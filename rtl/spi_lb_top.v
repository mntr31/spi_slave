==> flow/design.v <==
module SPI_Slave #(
    parameter DATA_WIDTH = 8
)(
    input  wire clk,            
    input  wire rst_n,          
    input  wire sclk,           
    input  wire mosi,           
    output reg  miso,           
    input  wire cs_n,           
    input  wire [DATA_WIDTH-1:0] tx_data,     
    output reg  [DATA_WIDTH-1:0] rx_data,     
    output reg  tx_req,                       
    output reg  rx_valid                      
);
    wire cpol;
    wire cpha;
    assign cpol = 1'b0;
    assign cpha = 1'b0;
    reg [2:0] sclk_sync;        
    reg [2:0] cs_n_sync;        
    reg sclk_prev;              
    reg cs_active;              
    reg [DATA_WIDTH-1:0] tx_shift_reg;
    reg [DATA_WIDTH-1:0] rx_shift_reg;
    reg [$clog2(DATA_WIDTH):0] bit_count;
    wire sclk_posedge, sclk_negedge;
    wire sample_edge, shift_edge;
    wire cs_falling, cs_rising;
    always @(posedge clk or negedge rst_n) begin
        if (!rst_n) begin
            sclk_sync <= 3'b000;
            cs_n_sync <= 3'b111;
        end else begin
            sclk_sync <= {sclk_sync[1:0], sclk};
            cs_n_sync <= {cs_n_sync[1:0], cs_n};
        end
    end
    always @(posedge clk or negedge rst_n) begin
        if (!rst_n) begin
            sclk_prev <= 1'b0;
        end else begin
            sclk_prev <= sclk_sync[2];
        end
    end
    assign sclk_posedge = !sclk_prev && sclk_sync[2];
    assign sclk_negedge = sclk_prev && !sclk_sync[2];
    assign cs_falling = cs_n_sync[2:1] == 2'b10;
    assign cs_rising = cs_n_sync[2:1] == 2'b01;
    assign sample_edge = (cpol == cpha) ? sclk_posedge : sclk_negedge;
    assign shift_edge = (cpol == cpha) ? sclk_negedge : sclk_posedge;
    always @(posedge clk or negedge rst_n) begin
        if (!rst_n) begin
            cs_active <= 1'b0;
        end else begin
            if (cs_falling) begin
                cs_active <= 1'b1;
            end else if (cs_rising) begin
                cs_active <= 1'b0;
            end
        end
    end
    always @(posedge clk or negedge rst_n) begin
        if (!rst_n) begin
            bit_count <= {($clog2(DATA_WIDTH)+1){1'b0}};
        end else begin
            if (!cs_active) begin
                bit_count <= {($clog2(DATA_WIDTH)+1){1'b0}};
            end else if (sample_edge && cs_active) begin
                if (bit_count == DATA_WIDTH - 1) begin
                    bit_count <= {($clog2(DATA_WIDTH)+1){1'b0}};
                end else begin
                    bit_count <= bit_count + 1;
                end
            end
        end
    end
    always @(posedge clk or negedge rst_n) begin
        if (!rst_n) begin
            tx_shift_reg <= {DATA_WIDTH{1'b0}};
            miso <= 1'b0;
        end else begin
            if (cs_falling) begin
                tx_shift_reg <= tx_data;
                miso <= tx_data[DATA_WIDTH-1];
            end else if (shift_edge && cs_active) begin
                tx_shift_reg <= {tx_shift_reg[DATA_WIDTH-2:0], 1'b0};
                miso <= tx_shift_reg[DATA_WIDTH-2];
            end else if (!cs_active) begin
                miso <= 1'b0;
            end
        end
    end 
    always @(posedge clk or negedge rst_n) begin
        if (!rst_n) begin
            rx_shift_reg <= {DATA_WIDTH{1'b0}};
        end else begin
            if (sample_edge && cs_active) begin
                rx_shift_reg <= {rx_shift_reg[DATA_WIDTH-2:0], mosi};
            end
        end
    end
    always @(posedge clk or negedge rst_n) begin
        if (!rst_n) begin
            rx_data <= {DATA_WIDTH{1'b0}};
        end else begin
            if (sample_edge && cs_active && (bit_count == DATA_WIDTH - 1)) begin
                rx_data <= {rx_shift_reg[DATA_WIDTH-2:0], mosi};
            end
        end
    end
    always @(posedge clk or negedge rst_n) begin
        if (!rst_n) begin
            rx_valid <= 1'b0;
            tx_req <= 1'b0;
        end else begin
            rx_valid <= sample_edge && cs_active && (bit_count == DATA_WIDTH - 1);
            tx_req <= shift_edge && cs_active && (bit_count == DATA_WIDTH - 1);
        end
    end
endmodule
module spi_lb_top #(
    parameter DATA_WIDTH = 8
)(
    input  wire clk,
    input  wire rst_n,
    input  wire spi_sclk,
    input  wire spi_mosi,
    output wire spi_miso,
    input  wire spi_cs_n
);
    wire [DATA_WIDTH-1:0] spi_tx_data;
    wire [DATA_WIDTH-1:0] spi_rx_data;
    wire spi_tx_req;
    wire spi_rx_valid;
    reg [DATA_WIDTH-1:0] loopback_data;
    SPI_Slave #(
        .DATA_WIDTH(DATA_WIDTH)
    ) spi_slave_inst (
        .clk(clk),
        .rst_n(rst_n),
        .sclk(spi_sclk),
        .mosi(spi_mosi),
        .miso(spi_miso),
        .cs_n(spi_cs_n),
        .tx_data(spi_tx_data),
        .rx_data(spi_rx_data),
        .tx_req(spi_tx_req),
        .rx_valid(spi_rx_valid)
    );
    always @(posedge clk or negedge rst_n) begin
        if (!rst_n)
            loopback_data <= 0;
        else if (spi_rx_valid)
            loopback_data <= spi_rx_data;
    end
    assign spi_tx_data = loopback_data;
endmodule
======== Reports on spi_lb_top ========
What the tools print for spi_lb_top, step after step.
Lines are those of the file above, counted from 1.
Library cell names are shortened.
A cell with - has no value.
set-up
  top module .............................. spi_lb_top
  clock input ............................. clk
  cell library ............................ sky130hd
  library corner .......................... tt_025C_1v80

======== After elaboration ========
Source: Yosys, flattened and elaborated, memories not mapped. Widths are those after wreduce. Registers that Yosys merges into a memory's read port (data or address) are not register bits. Print and check cells do not count. Equal cells are merged and count once.
operators by class
  bitwise gates (word level) .............. 0
  multiply operators ...................... 0
  eq/ne operators ......................... 5
  reduce/logical cells .................... 9
  $add $sub $neg .......................... 1
  div/mod/pow operators ................... 0
  shift-type cells ........................ 0
  multiplexer cells ....................... 10
  order comparisons ....................... 0
operators with widths
  operator                                        number
  two-way mux 7 bit                               2
  two-way mux 4 bit                               3
  logical AND 1 bit                               5
  two-way mux 1 bit                               5
  nonzero test 2 bit                              2
  adder 4 x 1 -> 4 bit (second input constant)    1
  == test 4 x 3 -> 1 bit (second input constant)  1
  != test 3 bit (second input constant)           1
  logical NOT 1 bit                               2
  == test 2 x 1 -> 1 bit (second input constant)  1
  == test 2 bit (second input constant)           1
  != test 2 bit (second input constant)           1
bit counts
  latch bits .............................. 0
  memories ................................ 0
  bits in writable memories ............... 0
  output and inout port bits .............. 1
  input bits .............................. 5
  clocked read ports x word width ......... 0
  elaborated cells ........................ 36
  bits in read-only memories .............. 0
  register bits after elaboration ......... 44

======== Longest topological paths ========
Longest topological path by Yosys (ltp), each cell counted once; first at word level (registers and memories cut), then after technology mapping (sequential cells cut; the memories' decode and read muxes count).
logic depth
  depth in word-level cells ............... 5
  ABC_AREA ................................ 0
  depth in mapped cells ................... 5
  gate-level depth less buffers ........... 4

======== Mapped cells and area ========
The flow's flattened synthesis, as Yosys stat reports it; memories are mapped. The netlist is that of the ABC_AREA named above (0 if unset); the other value can give another one.
The area totals of this step are shown rounded.
cell types
  type      number  area in all (um^2)
  dfrtp_1   41      1.03E+03
  mux2_2    24      270.259
  mux2i_1   8       80.077
  dfstp_2   3       78.826
  o21ai_0   10      50.048
  nand2_1   11      41.29
  ha_1      2       25.024
  nand3b_4  1       20.019
  nor3_4    1       16.266
  a21boi_0  2       15.014
  nand3b_1  2       15.014
  and2_1    2       12.512
  xnor2_1   1       8.758
  clkbuf_1  2       7.507
  nor3b_1   1       7.507
  or4_1     1       7.507
  nand2b_1  1       6.256
  nor2b_1   1       6.256
Not listed: further types 3, cells in them 3.
synthesis totals
  cells in the netlist .................... 117
  sequential part of the area ............. 1100 um^2
  mapped area ............................. 1710 um^2
  buffer cells ............................ 3
  mapped flip-flops ....................... 44
The figures by module come from a second, unflattened synthesis with its own total; it is not the netlist above.
second synthesis, totals
  cell total of the unflattened synthesis .. 119
  area total of the unflattened synthesis .. 1790 um^2
Each row is one instance without its submodules.
by module
  module                     instances  seq. area (um^2)  area (um^2)  cells
  SPI_Slave #(DATA_WIDTH=8)  1          930               1460         102
  spi_lb_top                 1          200               332          17

======== Path before layout ========
Path of least setup slack by OpenSTA after synthesis, without wires, with an ideal clock, recovery checks aside; 20% of the period is set as input and as output delay. Where synthesis merged equal registers, the netlist keeps one of their names.
timing path post-synthesis
  kind .................................... register -> register
  start ................................... register spi_slave_inst.bit_count[0]
  end ..................................... register spi_slave_inst.rx_data[0]
  stages on the path ...................... 5
  data arrival time ....................... 1.323 ns
  setup slack ............................. 0.163 ns
  period .................................. 1.61 ns
  required time ........................... 1.485 ns
  library setup time ...................... 0.125 ns
  path buffers ............................ 0
  delay of the path ....................... 1.448 ns
  time at the first pin ................... 0.000 ns
  synthesis period reached ................ 1.447 ns
"delay of the path" = arrival - input delay + setup time.
"stages on the path" counts driving pins, that of a launching flip-flop among them; a cell with two outputs on the path counts twice.
"synthesis period reached" = period - worst setup slack (recovery checks aside). The figure is calculated, with input and output delays left at 20% of the set period.
Between the ends stands the longest chain of elaborated cells between them, by number of cells; it is not shown to be the way that was timed. Of several equally long chains one is given.
A line is the first line of the expression or statement that the cell stems from. Yosys adds cells for indexed reads and writes and turns some case tables into memories.
A register here has more assigning lines than the two given.
on the way, post-synthesis
  path through ............................ dfrtp_1 > ha_1 > nand2_1 > nor3_4 > mux2_2
  length of the longest elaborated chain .. 2
  elaborated cells on any way between the ends .. 2
  those cells by class .................... eq/ne: 1; reduce/logical: 1
ends and longest elaborated chain, post-synthesis
  element                 RTL line  RTL
  start: declaration      25        reg [$clog2(DATA_WIDTH):0] bit_count;
  start: assignment       64        bit_count <= {($clog2(DATA_WIDTH)+1){1'b0}};
  start: assignment       67        bit_count <= {($clog2(DATA_WIDTH)+1){1'b0}};
  == test 4 x 3 -> 1 bit  106       if (sample_edge && cs_active && (bit_count == DATA_WIDTH - 1)) begin
  logical AND 1 bit       106
  end: assignment         104       rx_data <= {DATA_WIDTH{1'b0}};
  end: assignment         107       rx_data <= {rx_shift_reg[DATA_WIDTH-2:0], mosi};
  end: declaration        11        output reg  [DATA_WIDTH-1:0] rx_data,

======== Timing after layout ========
Path of least setup slack in the final report of stored run 1 (OpenROAD, finished layout, wires in). Where an end is a register, its clock arrival counts in the times.
timing path post-layout
  kind .................................... register -> register
  start ................................... register spi_slave_inst.bit_count[1]
  end ..................................... register spi_slave_inst.rx_data[3]
  period .................................. 0.925 ns
  stages on the path ...................... 6
  setup slack ............................. -0.44 ns
  library setup time ...................... 0.11 ns
  time at the first pin ................... 0.29 ns
  required time ........................... 1.10 ns
  data arrival time ....................... 1.55 ns
  path buffers ............................ 1
Between the ends stands the longest chain of elaborated cells between them, by number of cells; it is not shown to be the way that was timed. Of several equally long chains one is given.
A register here has more assigning lines than the two given.
on the way, post-layout
  path through ............................ dfrtp_1 > ha_2 > nand2_2 > nor3_4 > buf_12 > mux2_2
  length of the longest elaborated chain .. 2
  elaborated cells on any way between the ends .. 2
  those cells by class .................... eq/ne: 1; reduce/logical: 1
ends and longest elaborated chain, post-layout
  element                 RTL line  RTL
  start: declaration      25        reg [$clog2(DATA_WIDTH):0] bit_count;
  start: assignment       64        bit_count <= {($clog2(DATA_WIDTH)+1){1'b0}};
  start: assignment       67        bit_count <= {($clog2(DATA_WIDTH)+1){1'b0}};
  == test 4 x 3 -> 1 bit  106       if (sample_edge && cs_active && (bit_count == DATA_WIDTH - 1)) begin
  logical AND 1 bit       106
  end: assignment         104       rx_data <= {DATA_WIDTH{1'b0}};
  end: assignment         107       rx_data <= {rx_shift_reg[DATA_WIDTH-2:0], mosi};
  end: declaration        11        output reg  [DATA_WIDTH-1:0] rx_data,

Subject: flow runs of spi_lb_top

Hi,

Measured data: module spi_lb_top, platform sky130hd, 2 stored runs of the flow under differing settings, order arbitrary. Input and output delays are each 20% of the period that was set; the output load is 0.01 pF.
"achieved period": clock period set for the run, less the worst setup slack. It is reckoned from that one timing run; input and output delays stay at 20% of the period that was set.
"critical setup path time": the worst setup path's part of the clock period (all of it between registers, 20% less for each end at a port) less its slack. A launch clock that arrives late makes it longer, a capture clock that arrives late makes it shorter.
Values from the reports are rounded here.

---- stored run 1 ----
settings
  period_ns = 0.925
  CORE_UTILIZATION = 31
  PLACE_DENSITY_LB_ADDON = 0.29
  CORE_ASPECT_RATIO = 1.09
  CORE_MARGIN = 7
  CELL_PAD_IN_SITES_GLOBAL_PLACEMENT = 3
  GPL_TIMING_DRIVEN = 1
  GPL_ROUTABILITY_DRIVEN = 0
  CAP_MARGIN = 20
  SLEW_MARGIN = 20
results
  final utilization ....................... 0.42
  critical setup path time ................ 1.37 ns
  worst setup path type ................... register -> register
  die area ................................ 7790 um^2
  post-route setup TNS .................... -9.31 ns
  achieved period ......................... 1.368 ns
  chip area in the Yosys report ........... 1710 um^2
  setup slack of the critical path ........ -0.443 ns
  standard-cell area after layout ......... 2250 um^2
  worst hold slack in the final report .... 0.312 ns

---- stored run 2 ----
settings
  period_ns = 1.35
  CORE_UTILIZATION = 24
  PLACE_DENSITY_LB_ADDON = 0.26
  CORE_MARGIN = 6
  TNS_END_PERCENT = 30
  CAP_MARGIN = 5
  SLEW_MARGIN = 10
  MAX_ROUTING_LAYER = met4
results
  chip area in the Yosys report ........... 1710 um^2
  standard-cell area after layout ......... 2100 um^2
  worst hold slack in the final report .... 0.351 ns
  post-route setup TNS .................... -0.164 ns
  final utilization ....................... 0.308
  achieved period ......................... 1.379 ns
  setup slack of the critical path ........ -0.029 ns
  critical setup path time ................ 1.38 ns
  worst setup path type ................... register -> register
  die area ................................ 9280 um^2

Regards
